==> flow/design.v <==
`timescale 1ns/1ns
module cnn_hz (
    input [7:0]nxt_grey_pixel,
    input clk,
    input rst,
    input [31:0]counter,
    output reg [7:0]cnn_pixel,
    output reg buf_full,
    output reg finish_write
);
reg signed [31:0]pixel;
integer pix_max;
reg [7:0]buffer_1;
reg [7:0]buffer_2;
reg [7:0]buffer_3;
reg [7:0]buffer_7;
reg [7:0]buffer_8;
reg [7:0]buffer_9;
reg [7:0]line_buffer[0:966];
integer i;
always @(posedge clk,posedge rst) begin
    if (rst) begin
        buf_full <= 0;
        pix_max <= 0;
        for (i = 0;i<=966;i = i+1) begin
            line_buffer[i] <= 0;
        end
    end
    else begin
        if (counter > 966)
         buf_full <= 1;
    for (i = 0;i<966;i = i+1) begin
        line_buffer[i] <= line_buffer[i+1];
    end
    line_buffer[966] <= nxt_grey_pixel;
    end
end
always @(negedge clk) begin
    if (buf_full) begin
       buffer_1 <= line_buffer[0];
       buffer_2 <= line_buffer[1];
       buffer_3 <= line_buffer[2];
       buffer_7 <= line_buffer[964];
       buffer_8 <= line_buffer[965];
       buffer_9 <= line_buffer[966];
       pixel <= line_buffer[0] + line_buffer[1] * 2 + line_buffer[2] -line_buffer[964] - 2*line_buffer[965] - line_buffer[966];
       if (pixel < 0 )
       cnn_pixel<= 0;
       else if (pixel > 31) 
       cnn_pixel<=255;
       else 
       cnn_pixel<= 0;
       if (pixel > pix_max)
       pix_max <= pixel;
    end
end
endmodule
## Step by step through the tools: cnn_hz

Tool output for the design above, in the order of the flow.
Line numbers count from 1 in the design file above.
Operators carry their Yosys type and port widths (W data, S select, Z words).
Cell names lack the library's common part.
A cell with n/a has no value.

| inputs | value |
|---|---|
| top module | cnn_hz |
| clock input | clk |
| cell library | sky130hd |
| corner | tt_025C_1v80 |

## Word level

Source: Yosys, flattened and elaborated. Widths are those after wreduce; folded enables and synchronous resets count as part of the registers. Registers that Yosys merges into a memory's read port (data or address) are not register bits. Print and check cells do not count. Equal cells are merged and count once.

| word-level totals | value |
|---|---|
| register bits | 7777 |
| input port bits | 42 |
| word-level cells | 979 |

| operators by class | value |
|---|---|
| add/sub/neg operators | 5 |
| $lt $le $gt $ge | 3 |
| muxes and demuxes | 1 |

Operator list:

| kind | number |
|---|---|
| $lt A32 B1 Y1 const B | 1 |
| $gt A32 B10 Y1 const B | 1 |
| $gt A32 B6 Y1 const B | 1 |
| $sub A32 B8 Y32 | 1 |
| $sub A12 B10 Y13 | 1 |
| $sub A11 B8 Y12 | 1 |
| $add A10 B8 Y11 | 1 |
| $add A8 B9 Y10 | 1 |
| $mux W8 | 1 |

## Logic depth

Longest topological path by Yosys (ltp), each cell counted once; first at word level (registers and memories cut), then after technology mapping (sequential cells cut; the memories' decode and read muxes count).

| logic depth | value |
|---|---|
| depth in word-level cells | 5 |
| ABC_AREA | 0 |
| depth in mapped cells | 23 |
| gate-level depth less buffers | 23 |

## Mapped cells and area

Source: synth_stat.txt of the flow (Yosys; design flattened, memories mapped). It holds for the ABC_AREA given above (unset counts as 0); a run with the other value may have another netlist.
The area totals of this step are shown rounded.

| synthesis totals | value |
|---|---|
| mapped cells | 8037 |
| synthesis area | 197000 µm² |
| area of sequential cells | 194000 µm² |
| flip-flop cells | 7765 |
| buffers | 9 |

Cells by type:

| type | number |
|---|---|
| dfrtp_1 | 7737 |
| edfxtp_1 | 28 |
| ha_1 | 33 |
| fa_1 | 17 |
| inv_1 | 69 |
| xnor2_1 | 12 |
| nor4_1 | 12 |
| o21a_1 | 10 |
| o21ai_0 | 13 |
| buf_4 | 8 |
| a21oi_1 | 10 |
| nor2b_1 | 7 |
| o31a_1 | 5 |
| xor2_1 | 5 |
| nand2_1 | 11 |
| o211ai_1 | 5 |
| nand3_1 | 6 |
| nor2_1 | 8 |

Not listed: further types 32, cells in them 41.

==> runs of cnn_hz <==
Flow measurements of cnn_hz on sky130hd: 2 stored runs with different settings, listed in no order. Input and output delays are each 20% of the period that was set; the output load is 0.01 pF.
"total power of the final layout" is the tool's figure for a default switching activity; nothing was simulated.
Results are given in rounded form.
Settings: . = not set for that run.

| stored run | period_ns | CORE_UTILIZATION | CAP_MARGIN | CORE_MARGIN | SLEW_MARGIN | SETUP_SLACK_MARGIN | PLACE_DENSITY_LB_ADDON | CELL_PAD_IN_SITES_GLOBAL_PLACEMENT | CELL_PAD_IN_SITES_DETAIL_PLACEMENT | TNS_END_PERCENT | GPL_TIMING_DRIVEN | GPL_ROUTABILITY_DRIVEN | CTS_CLUSTER_SIZE | area of the synthesized netlist (µm²) | die area (µm²) | area of the standard cells in the finished layout (µm²) | post-layout utilization | setup slack of the worst path (ns) | total negative slack on setup checks (ns) | worst hold slack in the final report (ns) | total power of the final layout (µW) |
|---|---|---|---|---|---|---|---|---|---|---|---|---|---|---|---|---|---|---|---|---|---|
| run 1 | 10.2 | 21 | 20 | 2 | 20 | . | . | . | . | . | . | . | . | 197000 | 944000 | 239000 | 0.256 | 0.041 | 0.000 | 0.284 | 58800 |
| run 2 | 11.6 | 47 | 20 | 4 | 20 | -0.18 | 0.14 | 2 | 2 | 25 | 1 | 1 | 62 | 197000 | 429000 | 229000 | 0.55 | 0.277 | 0.000 | 0.326 | 51200 |
